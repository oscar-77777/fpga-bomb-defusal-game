==> flow/design.v <==
module LCD2004A #(
    parameter integer CLK_HZ = 50_000_000
)(
    input  wire        clk,
    input  wire        rst,             
    input  wire        tick_1us,
    input  wire [2:0]  current_state,
    input  wire [47:0] serial_number,
    input  wire        serial_done,
    input  wire [7:0] chance_left_ascii,
    input  wire [479:0] msg,    
    output reg         lcd_rs,
    output reg         lcd_en,
    output reg  [3:0]  lcd_data,
    output reg         activated
);
    parameter IDLE              = 3'b000;
    parameter ACTIVATING        = 3'b001;
    parameter ACTIVATED         = 3'b010;
    parameter DETONATING        = 3'b011;
    parameter MISSION_FAILED    = 3'b100;
    parameter MISSION_SUCCESSED = 3'b101;
    localparam S_IDLE       = 3'd0;
    localparam S_EN_HI      = 3'd1;
    localparam S_EN_LO      = 3'd2;
    localparam S_SEND_LN    = 4'd3;
    localparam S_EN2_HI     = 3'd4;
    localparam S_EN2_LO     = 3'd5;
    localparam S_POST_WAIT  = 3'd6;
    localparam S_WAIT_DONE  = 3'd7;
    reg [2:0]  send_state;
    reg [15:0] wait_us;
    reg [7:0]  send_byte;
    reg        send_is_data;
    reg        send_req;
    reg        send_busy;
    reg        send_done;
    localparam integer PULSE_US = 2;
    localparam integer WAIT_US_NORMAL = 40;     
    localparam integer WAIT_US_CLEAR  = 2000;   
    reg [15:0] post_wait_us;
    always @(posedge clk or negedge rst) begin
        if (!rst) begin
            lcd_rs     <= 1'b0;
            lcd_en     <= 1'b0;
            lcd_data   <= 4'h0;
            send_state <= S_IDLE;
            send_busy  <= 1'b0;
            send_done  <= 1'b0;
            wait_us    <= 16'd0;
            post_wait_us <= 16'd0;
        end else begin
            send_done <= 1'b0;
            case (send_state)
                S_IDLE: begin
                    lcd_en <= 1'b0;
                    if (send_req) begin
                        send_busy  <= 1'b1;
                        lcd_rs     <= send_is_data;
                        lcd_data   <= send_byte[7:4];
                        wait_us    <= PULSE_US;
                        send_state <= S_EN_HI;
                    end else begin
                        send_busy <= 1'b0;
                    end
                end
                S_EN_HI: begin
                    if (tick_1us) begin
                        if (wait_us != 0) wait_us <= wait_us - 1'b1;
                        else begin
                            lcd_en     <= 1'b1;
                            wait_us    <= PULSE_US;
                            send_state <= S_EN_LO;
                        end
                    end
                end
                S_EN_LO: begin
                    if (tick_1us) begin
                        if (wait_us != 0) wait_us <= wait_us - 1'b1;
                        else begin
                            lcd_en     <= 1'b0;
                            wait_us    <= PULSE_US;
                            send_state <= S_SEND_LN;
                        end
                    end
                end
                S_SEND_LN: begin
                    if (tick_1us) begin
                        if (wait_us != 0) wait_us <= wait_us - 1'b1;
                        else begin
                            lcd_en     <= 1'b0;
                            lcd_data   <= send_byte[3:0];
                            wait_us    <= PULSE_US;
                            send_state <= S_EN2_HI;
                        end
                    end
                end
                S_EN2_HI: begin
                    if (tick_1us) begin
                        if (wait_us != 0) wait_us <= wait_us - 1'b1;
                        else begin
                            lcd_en     <= 1'b1;
                            wait_us    <= PULSE_US;
                            send_state <= S_EN2_LO;
                        end
                    end
                end
                S_EN2_LO: begin
                    if (tick_1us) begin
                        if (wait_us != 0) wait_us <= wait_us - 1'b1;
                        else begin
                            lcd_en <= 1'b0;
                            if ((phase == P_33) || (phase == P_32) ||    (phase == P_CLEAR)) begin
                                post_wait_us <= WAIT_US_CLEAR;
                            end else begin
                                post_wait_us <= WAIT_US_NORMAL;
                            end
                            send_state <= S_POST_WAIT;
                        end
                    end
                end
                S_POST_WAIT: begin
                    if (tick_1us) begin
                        if (post_wait_us != 0) begin
                            post_wait_us <= post_wait_us - 1'b1;
                        end else begin
                            send_done  <= 1'b1;        
                            send_state <= S_WAIT_DONE;
                        end
                    end
                end
                S_WAIT_DONE: begin
                    if (!send_req) begin
                        send_state <= S_IDLE;
                    end
                end
                default: send_state <= S_IDLE;
            endcase
        end
    end
    function automatic [7:0] msg_char(input [5:0] k);
    begin
        msg_char = msg[479 - 8*k -: 8];
    end
    endfunction
    function automatic [7:0] sn_char(input [3:0] k, input [47:0] sn);
    begin
        case (k)
            4'd0: sn_char = "S";
            4'd1: sn_char = "N";
            4'd2: sn_char = ":";
            4'd3: sn_char = " ";
            4'd4: sn_char = sn[47:40];
            4'd5: sn_char = sn[39:32];
            4'd6: sn_char = sn[31:24];
            4'd7: sn_char = sn[23:16];
            4'd8: sn_char = sn[15:8];
            4'd9: sn_char = sn[7:0];
            default: sn_char = " ";
        endcase
    end
    endfunction
    function automatic [7:0] line1_char(input [4:0] col, input [47:0] sn, input [7:0] ch);
    begin
        if (col <= 5'd9) begin
            line1_char = sn_char(col[3:0], sn);
        end else if (col >= 5'd11 && col <= 5'd17) begin
            case (col)
                5'd11: line1_char = "c";
                5'd12: line1_char = "h";
                5'd13: line1_char = "a";
                5'd14: line1_char = "n";
                5'd15: line1_char = "c";
                5'd16: line1_char = "e";
                5'd17: line1_char = ":";
                default: line1_char = " ";
            endcase
        end else if (col == 5'd18) begin
            line1_char = " ";
        end else if (col == 5'd19) begin
            line1_char = ch;
        end else begin
            line1_char = " ";
        end
    end
    endfunction
    localparam P_BOOT_WAIT   = 6'd0;
    localparam P_33          = 6'd1;
    localparam P_32          = 6'd2;
    localparam P_FUNC_SET_4  = 6'd3;
    localparam P_DISP_ON     = 6'd4;
    localparam P_ENTRY_MODE  = 6'd5;
    localparam P_CLEAR       = 6'd6;
    localparam P_READY       = 6'd7;
    localparam P_SET_L1      = 6'd8;
    localparam P_WRITE_SN    = 6'd9;
    localparam P_SET_L2      = 6'd10;
    localparam P_WRITE_MSG   = 6'd11;
    localparam P_DELAY       = 6'd12;
    reg [5:0] phase;
    reg [31:0] delay_us;
    reg [4:0] sn_i;         
    reg [5:0] msg_i;        
    reg newline_pending;  
    reg [47:0] serial_latched;
    localparam integer REFRESH_WAIT_US = 200_000;  
    always @(posedge clk or negedge rst) begin
    if (!rst) begin
        phase          <= P_BOOT_WAIT;
        delay_us       <= 32'd20000;  
        send_req       <= 1'b0;
        send_is_data   <= 1'b0;
        send_byte      <= 8'h00;
        activated      <= 1'b0;
        sn_i           <= 5'd0;
        msg_i          <= 6'd0;
        newline_pending <= 1'b0;
        serial_latched <= 48'h303030303030;  
    end else begin
        if (tick_1us) begin
            if (delay_us != 0) delay_us <= delay_us - 1'b1;
        end
        if (send_done) send_req <= 1'b0;
        case (current_state)
            IDLE : begin
                case (phase)
                    P_BOOT_WAIT: begin
                        if (delay_us == 0) phase <= P_33;
                    end
                    P_33: begin
                        if (!send_busy && !send_req) begin
                            send_req     <= 1'b1;
                            send_is_data <= 1'b0;
                            send_byte    <= 8'h33;
                        end
                        if (send_done) phase <= P_32;
                    end
                    P_32: begin
                        if (!send_busy && !send_req) begin
                            send_req     <= 1'b1;
                            send_is_data <= 1'b0;
                            send_byte    <= 8'h32;
                        end
                        if (send_done) phase <= P_FUNC_SET_4;
                    end
                    P_FUNC_SET_4: begin
                        if (!send_busy && !send_req) begin
                            send_req     <= 1'b1;
                            send_is_data <= 1'b0;
                            send_byte    <= 8'h28;  
                        end
                        if (send_done) phase <= P_DISP_ON;
                    end
                    P_DISP_ON: begin
                        if (!send_busy && !send_req) begin
                            send_req     <= 1'b1;
                            send_is_data <= 1'b0;
                            send_byte    <= 8'h0C;
                        end
                        if (send_done) phase <= P_ENTRY_MODE;
                    end
                    P_ENTRY_MODE: begin
                        if (!send_busy && !send_req) begin
                            send_req     <= 1'b1;
                            send_is_data <= 1'b0;
                            send_byte    <= 8'h06;
                        end
                        if (send_done) phase <= P_CLEAR;
                    end
                    P_CLEAR: begin
                        if (!send_busy && !send_req) begin
                            send_req     <= 1'b1;
                            send_is_data <= 1'b0;
                            send_byte    <= 8'h01;
                        end
                        if (send_done) phase <= P_SET_L2;
                    end 
                    P_SET_L2: begin
                        activated <= 1'b1;
                        if (!send_busy && !send_req) begin
                            send_req     <= 1'b1;
                            send_is_data <= 1'b0;
                            send_byte    <= 8'hC0;  
                        end
                        if (send_done) begin
                            msg_i <= 6'd0;
                            phase <= P_WRITE_MSG;
                        end
                    end
                    P_WRITE_MSG: begin
                        if (!send_busy && !send_req) begin
                            send_req <= 1'b1;
                            if (!newline_pending && (msg_i == 6'd20)) begin
                                send_is_data <= 1'b0;
                                send_byte    <= 8'h94;  
                            end else if (!newline_pending && (msg_i == 6'd40)) begin
                                send_is_data <= 1'b0;
                                send_byte    <= 8'hD4;  
                            end else begin
                                send_is_data <= 1'b1;
                                send_byte    <= msg_char(msg_i);
                            end
                        end
                        if (send_done) begin
                            if (!newline_pending && (msg_i == 6'd20 || msg_i == 6'd40)) begin
                                newline_pending <= 1'b1;
                            end else begin
                                newline_pending <= 1'b0;
                                if (msg_i == 6'd59) begin
                                    delay_us <= REFRESH_WAIT_US;
                                    phase    <= P_DELAY;
                                end else begin
                                    msg_i <= msg_i + 1'b1;
                                end
                            end
                        end
                    end
                    P_DELAY: begin
                        if (delay_us == 0) begin
                            msg_i <= 6'd0;
                            phase <= P_SET_L2;
                        end
                    end
                    default: phase <= P_READY;
                endcase
            end
            ACTIVATING , ACTIVATED , DETONATING, MISSION_FAILED, MISSION_SUCCESSED: begin
                case (phase)
                    P_CLEAR: begin
                        if (!send_busy && !send_req) begin
                            send_req     <= 1'b1;
                            send_is_data <= 1'b0;
                            send_byte    <= 8'h01;
                        end
                        if (send_done) phase <= P_READY;
                    end
                    P_READY: begin
                        if (serial_done) begin
                            serial_latched <= serial_number;  
                            sn_i <= 5'd0;
                            msg_i <= 6'd0;
                            phase <= P_SET_L1;
                        end
                    end
                    P_SET_L1: begin
                        if (!send_busy && !send_req) begin
                            send_req     <= 1'b1;
                            send_is_data <= 1'b0;
                            send_byte    <= 8'h80;  
                        end
                        if (send_done) begin
                            sn_i <= 5'd0;
                            phase <= P_WRITE_SN;
                        end
                    end
                    P_WRITE_SN: begin
                        if (!send_busy && !send_req) begin
                            send_req     <= 1'b1;
                            send_is_data <= 1'b1;
                            send_byte    <= line1_char(sn_i, serial_latched, chance_left_ascii);
                        end
                        if (send_done) begin
                            if (sn_i == 5'd19) begin
                                phase <= P_SET_L2;
                            end else begin
                                sn_i <= sn_i + 1'b1;
                            end
                        end
                    end
                    P_SET_L2: begin
                        activated <= 1'b1;
                        if (!send_busy && !send_req) begin
                            send_req     <= 1'b1;
                            send_is_data <= 1'b0;
                            send_byte    <= 8'hC0;  
                        end
                        if (send_done) begin
                            msg_i <= 6'd0;
                            phase <= P_WRITE_MSG;
                        end
                    end
                    P_WRITE_MSG: begin
                        if (!send_busy && !send_req) begin
                            send_req <= 1'b1;
                            if (!newline_pending && (msg_i == 6'd20)) begin
                                send_is_data <= 1'b0;
                                send_byte    <= 8'h94;  
                            end else if (!newline_pending && (msg_i == 6'd40)) begin
                                send_is_data <= 1'b0;
                                send_byte    <= 8'hD4;  
                            end else begin
                                send_is_data <= 1'b1;
                                send_byte    <= msg_char(msg_i);
                            end
                        end
                        if (send_done) begin
                            if (!newline_pending && (msg_i == 6'd20 || msg_i == 6'd40)) begin
                                newline_pending <= 1'b1;
                            end else begin
                                newline_pending <= 1'b0;
                                if (msg_i == 6'd59) begin
                                    delay_us <= REFRESH_WAIT_US;
                                    phase    <= P_DELAY;
                                end else begin
                                    msg_i <= msg_i + 1'b1;
                                end
                            end
                        end
                    end
                    P_DELAY: begin
                        if (delay_us == 0) begin
                            serial_latched <= serial_number;  
                            sn_i <= 4'd0;
                            msg_i <= 6'd0;
                            phase <= P_SET_L1;
                        end
                    end
                    default: phase <= P_READY;
            endcase
            end
        endcase
    end
end
endmodule
Reports on LCD2004A:

The steps from the RTL of LCD2004A to its reports follow in flow order.
Lines are those of the file above, counted from 1.
Operators: Yosys type, input widths -> output width; for muxes data width and select width s.
Cell names lack the library's common part.
The mark n/a stands for no value.

* top module: LCD2004A
* clock input: clk
* standard-cell library: sky130hd
* timing corner: tt_025C_1v80

Word-level counts:

Yosys after proc, flatten, opt, wreduce and memory -nomap, before mapping. Memory bits, and registers merged into a memory's read port (data or address), are not among the register bits. Print and check cells are not counted. Equal cells are merged and count once.

* register bits: 152
* input bits: 543
* output and inout port bits: 7
* elaborated cells: 304

* $add $sub $neg: 8
* magnitude comparators: 3
* equal/unequal tests: 98
* shift operators: 1
* muxes and demuxes: 126
* reductions and logical operators: 50

Operators with widths (number)
* $shiftx 480x12->8: 1
* $mux 32: 7
* $mux 6: 24
* $mux 16: 9
* $mux 8: 16
* $pmux 48 s2: 1
* $mux 48: 2
* $pmux 8 s9: 1
* $pmux 8 s8: 1
* $ne 3x3->1 const B: 21
* $pmux 6 s10: 1
* $pmux 16 s3: 1
* $ne 2x2->1 const B: 23
* $pmux 7 s6: 1
* $pmux 6 s7: 1
* $mux 3: 14
* $pmux 8 s5: 1
* $sub 16x1->16 const B: 2
* $reduce_bool 16->1: 2
* $sub 32x1->32 const B: 1
* $logic_not 32->1: 1
* $reduce_bool 32->1: 1
* $pmux 16 s2: 1
* $reduce_and 15->1: 2
* $eq 6x4->1 const B: 5
* $eq 5x4->1 const B: 5
* $mux 5: 5
* $eq 6x3->1 const B: 4

Other operator kinds: 60; their cells: 132.

Logic depth:

Depth = most cells in a row (Yosys ltp): at word level without a register or memory, in the mapped netlist without a sequential cell, where the memories' decode and read muxes count.

* depth in word-level cells: 9
* ABC_AREA: 0
* gate-level depth with buffers: 16
* depth with buffers taken out: 9

Mapped cells and area:

Source: synth_stat.txt of the flow (Yosys; design flattened, memories mapped). It holds for the ABC_AREA given above (unset counts as 0); a run with the other value may have another netlist.

* cells in the netlist: 1335
* synthesis area: 13238.9 um^2
* sequential area: 4127.7 um^2
* flip-flops: 164
* buffers: 97

Cells by type
* dfrtp_1: number 145, area in all 3628.48 um^2
* mux4_2: number 121, area in all 2.73E+03 um^2
* nand2_1: number 168, area in all 630.605 um^2
* dfstp_2: number 19, area in all 499.229 um^2
* o21ai_0: number 87, area in all 435.418 um^2
* nor2_1: number 100, area in all 375.36 um^2
* mux2_2: number 33, area in all 371.606 um^2
* mux2_4: number 20, area in all 300.288 um^2
* a21oi_1: number 55, area in all 275.264 um^2
* clkbuf_1: number 70, area in all 262.752 um^2
* ha_1: number 16, area in all 200.192 um^2
* nor3_1: number 39, area in all 195.187 um^2
* xnor2_1: number 22, area in all 192.685 um^2
* a211oi_1: number 22, area in all 165.158 um^2
* and3_1: number 25, area in all 156.4 um^2
* a31oi_1: number 23, area in all 143.888 um^2
* nand3_1: number 27, area in all 135.13 um^2
* xor2_1: number 15, area in all 131.376 um^2

Not listed: further types 63, cells in them 328.

Path before layout:

OpenSTA on the mapped netlist: ideal clock, no wires. The path of least setup slack (recovery checks aside). Input and output delay are each 20% of the period. Register names are those of the netlist, which keeps one name where synthesis merged equal registers.

* path kind: register -> register
* start point: register msg_i[0]
* end point: register send_byte[5]
* period: 6450 ps
* library setup time: 138 ps
* launch time at the first pin: 0 ps
* arrival time: 4401 ps
* data required time: 6312 ps
* setup slack: 1911 ps
* path delay: 4539 ps
* driving pins on the path: 17
* path buffers: 7
* synthesis period reached: 4539 ps

"path delay" = arrival - input delay + setup time.
"driving pins on the path": output pins that drive a net of the path, with the launching flip-flop's if there is one; two outputs of one cell count as two.
"synthesis period reached" = period - worst setup slack (recovery checks aside). The figure is calculated, with input and output delays left at 20% of the set period.
The rows between start and end are the longest chain of elaborated cells between them; the timing report does not say that the signal goes this way. Where chains are equally long, one stands for them.
Each line given opens the expression or statement behind the cell; cells for indexed reads and writes are added by Yosys, which also makes memories of some case tables.
At most two assigning lines are given for a register; there are more.

* path through: dfrtp_1 clkbuf_1 clkbuf_1 buf_1 clkinv_1 ha_1 clkbuf_1 buf_1 clkbuf_1 buf_1 mux4_2 nand2_1 nand2_1 o211ai_1 nand3_1 nand3_1 a31oi_1
* cells in the longest elaborated chain: 9
* elaborated cells between the ends (all ways): 14
* those cells by class: add/sub (3); eq/ne (2); shift (1); mux (6); reduce/logical (2)

Ends and longest elaborated chain, post-synthesis
* start: declaration: RTL line 203 `reg [5:0] msg_i;`
* start: assignment: RTL line 313 `msg_i <= msg_i + 1'b1;`
* start: assignment: RTL line 405 `msg_i <= msg_i + 1'b1;`
* $sub 9x9->10: RTL line 143 `msg_char = msg[479 - 8*k -: 8];`
* $add 10x2->11: RTL line 143
* $sub 11x5->12: RTL line 143
* $shiftx 480x12->8: RTL line 143
* $mux 8: RTL line 388 `end else if (!newline_pending && (msg_i == 6'd40)) begin`
* $mux 8: RTL line 385 `if (!newline_pending && (msg_i == 6'd20)) begin`
* $mux 8: RTL line 383 `if (!send_busy && !send_req) begin`
* $pmux 8 s5: RTL line 328 `case (phase)`
* $pmux 8 s2: RTL line 224 `case (current_state)`
* end: assignment: RTL line 301 `send_byte    <= msg_char(msg_i);`
* end: assignment: RTL line 360 `send_byte    <= line1_char(sn_i, serial_latched, chance_left_ascii);`
* end: declaration: RTL line 33 `reg [7:0]  send_byte;`

Path in the finished layout:

Path of least setup slack in the final report of run 2 (OpenROAD, finished layout, wires in). Where an end is a register, its clock arrival counts in the times.
The report prints the path's times to 10 ps; the period is as set.

* path kind: register -> register
* start point: register delay_us[21]
* end point: register serial_latched[19]
* period: 2910 ps
* library setup time: 110 ps
* launch time at the first pin: 450 ps
* arrival time: 3460 ps
* data required time: 3240 ps
* setup slack: -220 ps
* driving pins on the path: 9
* path buffers: 1

The rows between start and end are the longest chain of elaborated cells between them; the timing report does not say that the signal goes this way. Where chains are equally long, one stands for them.
At most two assigning lines are given for a register; there are more.

* path through: dfrtp_1 or4_4 or4_4 or4_4 or2_4 nor2_4 o21a_4 buf_8 mux2_4
* cells in the longest elaborated chain: 3
* elaborated cells between the ends (all ways): 5
* those cells by class: eq/ne (1); mux (2); reduce/logical (2)

Ends and longest elaborated chain, post-layout
* start: declaration: RTL line 201 `reg [31:0] delay_us;`
* start: assignment: RTL line 210 `delay_us       <= 32'd20000;`
* start: assignment: RTL line 221 `if (delay_us != 0) delay_us <= delay_us - 1'b1;`
* $logic_not 32->1: RTL line 411 `if (delay_us == 0) begin`
* $mux 48: RTL line 411
* $pmux 48 s2: RTL line 328 `case (phase)`
* end: assignment: RTL line 339 `serial_latched <= serial_number;`
* end: assignment: RTL line 412 `serial_latched <= serial_number;`
* end: declaration: RTL line 205 `reg [47:0] serial_latched;`

--- measured runs ---
2 stored runs of LCD2004A in the flow (synthesis by Yosys, layout by OpenROAD, sky130hd cells), in arbitrary order. Constraints: input delay and output delay 20% of the set period each, output load 0.01 pF.
"clock period achieved" = clock period - worst setup slack. The figure is calculated, with input and output delays left at 20% of the set period.
"allowed time less slack (worst setup path)" means the part of the period allowed to the worst setup path (the constraints hold back 20% at inputs and 20% at outputs) less its slack; where the path has registers, the arrival times of their clocks count too.
"total design power": no workload was simulated; the value follows from the tool's default switching activity.
"allowed time less slack (worst setup path)" is known to 10 ps.

### Run 1

==> flow/run.sh <==
#!/bin/bash
# the make line also repeats the synthesis and layout settings of config.mk as NAME=value (left out here)
make -C /OpenROAD-flow-scripts/flow DESIGN_CONFIG=/design/flow/config.mk WORK_HOME=/design/flow/orfs CLKGATE_MAP_FILE= finish
==> flow/config.mk <==
export PLATFORM = sky130hd
export DESIGN_NAME = LCD2004A
export DESIGN_NICKNAME = LCD2004A
export VERILOG_FILES = /design/flow/design.v
export SDC_FILE = /design/flow/constraint.sdc
export NUM_CORES = 4
export LEC_CHECK = 0
export ABC_AREA = 1
export CAP_MARGIN = 20
export CELL_PAD_IN_SITES_GLOBAL_PLACEMENT = 3
export CORE_MARGIN = 2
export CORE_UTILIZATION = 45
export MAX_ROUTING_LAYER = met5
export MIN_ROUTING_LAYER = met2
export SETUP_SLACK_MARGIN = 0.63
export SLEW_MARGIN = 0
==> flow/constraint.sdc <==
create_clock -name core_clock -period 3.43 [get_ports {clk}]
set_input_delay 0.6860 -clock core_clock [delete_from_list [all_inputs] [get_ports {clk}]]
set_output_delay 0.6860 -clock core_clock [all_outputs]
set_load 0.01 [all_outputs]

Outcome of run 1: no results, placement failed with GPL-0301

### Run 2

==> flow/run.sh <==
#!/bin/bash
# the make line also repeats the synthesis and layout settings of config.mk as NAME=value (left out here)
make -C /OpenROAD-flow-scripts/flow DESIGN_CONFIG=/design/flow/config.mk WORK_HOME=/design/flow/orfs CLKGATE_MAP_FILE= finish
==> flow/config.mk <==
export PLATFORM = sky130hd
export DESIGN_NAME = LCD2004A
export DESIGN_NICKNAME = LCD2004A
export VERILOG_FILES = /design/flow/design.v
export SDC_FILE = /design/flow/constraint.sdc
export NUM_CORES = 4
export LEC_CHECK = 0
export CAP_MARGIN = 35
export CELL_PAD_IN_SITES_DETAIL_PLACEMENT = 2
export CORE_ASPECT_RATIO = 1.37
export CORE_MARGIN = 10
export CORE_UTILIZATION = 27
export CTS_CLUSTER_DIAMETER = 257
export PLACE_DENSITY_LB_ADDON = 0.03
export SLEW_MARGIN = 20
export TNS_END_PERCENT = 70
==> flow/constraint.sdc <==
create_clock -name core_clock -period 2.91 [get_ports {clk}]
set_input_delay 0.5820 -clock core_clock [delete_from_list [all_inputs] [get_ports {clk}]]
set_output_delay 0.5820 -clock core_clock [all_outputs]
set_load 0.01 [all_outputs]

Results of run 2:
- Netlist area reported by Yosys: 13,238.9 um^2
- Final utilization: 44.7%
- Total design power: 17.427 mW
- Die outline area: 58,400.3 um^2
- Setup slack of the critical path: -215 ps
- Allowed time less slack (worst setup path): 3,130 ps
- Worst setup path type: register -> register
- Clock period achieved: 3,125 ps
- Setup total negative slack: -9,108 ps
- Std-cell area (final layout): 21,607.0 um^2
--- end ---
